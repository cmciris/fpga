==> flow/design.v <==
`timescale 1ns / 1ps
module digital_display(
    input BTN,
	 input CLK,
    output [7:0] DISP1
    );
wire [31:0] N = 50000000;
reg [31:0] cnt;
reg [3:0] count=0;
reg [7:0] DISP2;
always @ (posedge CLK) begin
	if(cnt==N-1) begin
		cnt <= 0;
		case (count%16)
			0: DISP2=8'b11000000;	 
			1: DISP2=8'b11111001;	 
			2: DISP2=8'b10100100;	 
			3: DISP2=8'b10110000;	 
			4: DISP2=8'b10011001;	 
			5: DISP2=8'b10010010;	 
			6: DISP2=8'b10000010;	 
			7: DISP2=8'b11111000;	 
			8: DISP2=8'b10000000;	 
			9: DISP2=8'b10010000;	 
			10: DISP2=8'b00001000;	 
			11: DISP2=8'b00000000;	 
			12: DISP2=8'b01000110;	 
			13: DISP2=8'b01000000;	 
			14: DISP2=8'b00000110;	 
			15: DISP2=8'b00001110;	 
		endcase
		if (count == 15)
			count <= 0;
		else
			count <= count + 1;
	end
	else
		cnt <= cnt+1;
	if (BTN == 1)
		count <= 0;
end
assign DISP1 = DISP2;
endmodule
[Reports on digital_display]
Tool output for the design above, in the order of the flow.
Lines are those of the file above, counted from 1.
Operators carry their Yosys type and port widths (W data, S select, Z words).
A cell with -- has no value.
Design
  top: digital_display
  clock: CLK
  library: sky130hd
  timing corner: tt_025C_1v80

[Word-level counts]
Source: Yosys, flattened and elaborated, memories not mapped. Widths are those after wreduce. Registers that Yosys merges into a memory's read port (data or address) are not register bits. Print and check cells do not count. Equal cells are merged and count once.
Bit counts
  register bits: 44
  output and inout port bits: 8
  input port bits: 2
  elaborated cells: 26
Cells by class
  reductions and logical operators: 3
  mux-type cells: 2
  add/subtract/negate cells: 2
  equal/unequal tests: 16
Operators by type and width (count)
  $pmux W8 S16: 1
  $add A32 B1 Y32 const B: 1
  $eq A32 B26 Y1 const B: 1
  $logic_not A32 Y1: 1
  $eq A4 B4 Y1 const B: 8
  $reduce_bool A16 Y1: 1
  $eq A4 B3 Y1 const B: 4
  $eq A4 B2 Y1 const B: 2
  $add A4 B1 Y4 const B: 1
  $eq A4 B1 Y1 const B: 1
  $mux W4: 1
  $reduce_and A2 Y1: 1

[Logic depth]
Depth = most cells in a row (Yosys ltp): at word level without a register or memory, in the mapped netlist without a sequential cell, where the memories' decode and read muxes count.
Logic depth
  depth in word-level cells: 3
  ABC_AREA: 0
  mapped depth: 6
  gate-level depth less buffers: 6

[After synthesis]
Source: synth_stat.txt of the flow (Yosys; design flattened, memories mapped). It holds for the ABC_AREA given above (unset counts as 0); a run with the other value may have another netlist.
Synthesis totals
  buffers: 12
  area of sequential cells: 960.9 um2
  flip-flops: 44
  cell area after synthesis: 2192.1 um2
  mapped cells: 234
Cells by type
  sky130_fd_sc_hd__dfxtp_1: count 36, total area 720.691 um2
  sky130_fd_sc_hd__edfxtp_1: count 8, total area 240.23 um2
  sky130_fd_sc_hd__xnor2_1: count 13, total area 113.859 um2
  sky130_fd_sc_hd__ha_1: count 7, total area 87.584 um2
  sky130_fd_sc_hd__nand4_1: count 13, total area 81.328 um2
  sky130_fd_sc_hd__a21oi_1: count 11, total area 55.053 um2
  sky130_fd_sc_hd__nand3_1: count 11, total area 55.053 um2
  sky130_fd_sc_hd__nor2_1: count 14, total area 52.55 um2
  sky130_fd_sc_hd__o31ai_1: count 7, total area 52.55 um2
  sky130_fd_sc_hd__xor2_1: count 6, total area 52.55 um2
  sky130_fd_sc_hd__and3_1: count 8, total area 50.048 um2
  sky130_fd_sc_hd__nand2_1: count 12, total area 45.043 um2
  sky130_fd_sc_hd__and4_1: count 5, total area 43.792 um2
  sky130_fd_sc_hd__a31oi_1: count 6, total area 37.536 um2
  sky130_fd_sc_hd__clkbuf_1: count 10, total area 37.536 um2
  sky130_fd_sc_hd__inv_1: count 9, total area 33.782 um2
  sky130_fd_sc_hd__nor4_1: count 5, total area 31.28 um2
  sky130_fd_sc_hd__or4_1: count 4, total area 30.029 um2
Not listed: further types 32, cells in them 49.

[Worst setup path after synthesis]
OpenSTA on the mapped netlist: ideal clock, no wires. The path of least setup slack (recovery checks aside). Input and output delay are each 20% of the period. Register names are those of the netlist, which keeps one name where synthesis merged equal registers.
Timing path post-synthesis
  kind: reg2reg
  start point: register count[0]
  end point: register DISP2[0]
  data required time: 2.431 ns
  data arrival time: 1.929 ns
  time at the first pin: 0.000 ns
  path slack: 0.503 ns
  stages on the path: 7
  path delay: 2.208 ns
  clock period: 2.71 ns
  path buffers: 0
  setup time: 0.279 ns
  synthesis period reached: 2.207 ns
"path delay" is the arrival time less input delay plus setup time.
"stages on the path" counts driving pins, that of a launching flip-flop among them; a cell with two outputs on the path counts twice.
"synthesis period reached" is the clock period less the worst setup slack; recovery checks do not enter. This is arithmetic on one report: input and output delays are still those of the set period (20% each).
Between the ends stands the longest chain of elaborated cells between them, by number of cells; it is not shown to be the way that was timed. Of several equally long chains one is given.
A line is the first line of the expression or statement that the cell stems from. Yosys adds cells for indexed reads and writes and turns some case tables into memories.
A register here has more assigning lines than the two given.
Only ways into the end's enable, where the timed path ends, are counted here.
On the way, post-synthesis
  cell sequence: sky130_fd_sc_hd__dfxtp_1 sky130_fd_sc_hd__inv_1 sky130_fd_sc_hd__ha_1 sky130_fd_sc_hd__nor2b_1 sky130_fd_sc_hd__or4b_1 sky130_fd_sc_hd__a211o_1 sky130_fd_sc_hd__o21a_1
  cells in the longest elaborated chain: 3
  elaborated cells on any way between the ends: 18
  those cells by class: eq/ne (15); reduce/logical (3)
RTL lines, path post-synthesis
  start: declaration: RTL line 9  | reg [3:0] count=0;
  start: assignment: RTL line 33  | count <= 0;
  start: assignment: RTL line 35  | count <= count + 1;
  $eq A4 B4 Y1: RTL line 14  | case (count%16)
  $reduce_bool A16 Y1
  $reduce_and A2 Y1
  end: assignment: RTL line 15  | 0: DISP2=8'b11000000;
  end: assignment: RTL line 16  | 1: DISP2=8'b11111001;
  end: declaration: RTL line 10  | reg [7:0] DISP2;

[Worst path after layout]
Path of least setup slack in the final report of run 1 (OpenROAD, finished layout, wires in). Where an end is a register, its clock arrival counts in the times.
Timing path post-layout
  kind: reg2reg
  start point: register count[0]
  end point: register DISP2[0]
  data arrival time: 2.42 ns
  path slack: 0.90 ns
  path buffers: 0
  stages on the path: 7
  setup time: 0.27 ns
  data required time: 3.32 ns
  time at the first pin: 0.29 ns
  clock period: 3.3 ns
Between the ends stands the longest chain of elaborated cells between them, by number of cells; it is not shown to be the way that was timed. Of several equally long chains one is given.
A register here has more assigning lines than the two given.
Only ways into the end's enable, where the timed path ends, are counted here.
On the way, post-layout
  cell sequence: sky130_fd_sc_hd__dfxtp_1 sky130_fd_sc_hd__inv_1 sky130_fd_sc_hd__ha_1 sky130_fd_sc_hd__nor2b_1 sky130_fd_sc_hd__or4b_1 sky130_fd_sc_hd__a211o_1 sky130_fd_sc_hd__o21a_1
  cells in the longest elaborated chain: 3
  elaborated cells on any way between the ends: 18
  those cells by class: eq/ne (15); reduce/logical (3)
RTL lines, path post-layout
  start: declaration: RTL line 9  | reg [3:0] count=0;
  start: assignment: RTL line 33  | count <= 0;
  start: assignment: RTL line 35  | count <= count + 1;
  $eq A4 B4 Y1: RTL line 14  | case (count%16)
  $reduce_bool A16 Y1
  $reduce_and A2 Y1
  end: assignment: RTL line 15  | 0: DISP2=8'b11000000;
  end: assignment: RTL line 16  | 1: DISP2=8'b11111001;
  end: declaration: RTL line 10  | reg [7:0] DISP2;

## Implementation results

Design digital_display on sky130hd. What follows are 2 stored runs of the flow, each under its own settings; their order means nothing. The constraints put input and output delay at 20% of the set period each and load the outputs with 0.01 pF.
"achieved clock period (ns)": clock period set for the run, less the worst setup slack. It is reckoned from that one timing run; input and output delays stay at 20% of the period that was set.
"finish__power__total": no workload was simulated; the value follows from the tool's default switching activity.

settings of run 1
{
  "period_ns": 3.3,
  "CAP_MARGIN": 20,
  "CORE_MARGIN": 2,
  "CORE_UTILIZATION": 40,
  "SLEW_MARGIN": 20
}
report of run 1
yosys chip area after synthesis (um^2): 2192.1
finish__design__die__area: 6088.7
finish__design__instance__utilization: 0.4760
finish__timing__setup__ws: 0.900
finish__timing__setup__tns: 0.000
finish__timing__hold__ws: 0.478
finish__power__total: 1.028e-03
achieved clock period (ns): 2.400

settings of run 2
{
  "period_ns": 2.21,
  "CORE_UTILIZATION": 40,
  "SETUP_SLACK_MARGIN": 0.56,
  "PLACE_DENSITY": 0.44,
  "CELL_PAD_IN_SITES_GLOBAL_PLACEMENT": 2,
  "CELL_PAD_IN_SITES_DETAIL_PLACEMENT": 0,
  "ABC_AREA": 1,
  "CTS_CLUSTER_DIAMETER": 257,
  "SLEW_MARGIN": 10,
  "CAP_MARGIN": 20,
  "CORE_MARGIN": 2
}
report of run 2
yosys chip area after synthesis (um^2): 2566.2
finish__design__die__area: 7072.0
finish__design__instance__utilization: 0.4937
finish__timing__setup__ws: 0.591
finish__timing__setup__tns: 0.000
finish__timing__hold__ws: 0.448
finish__power__total: 1.431e-03
achieved clock period (ns): 1.619
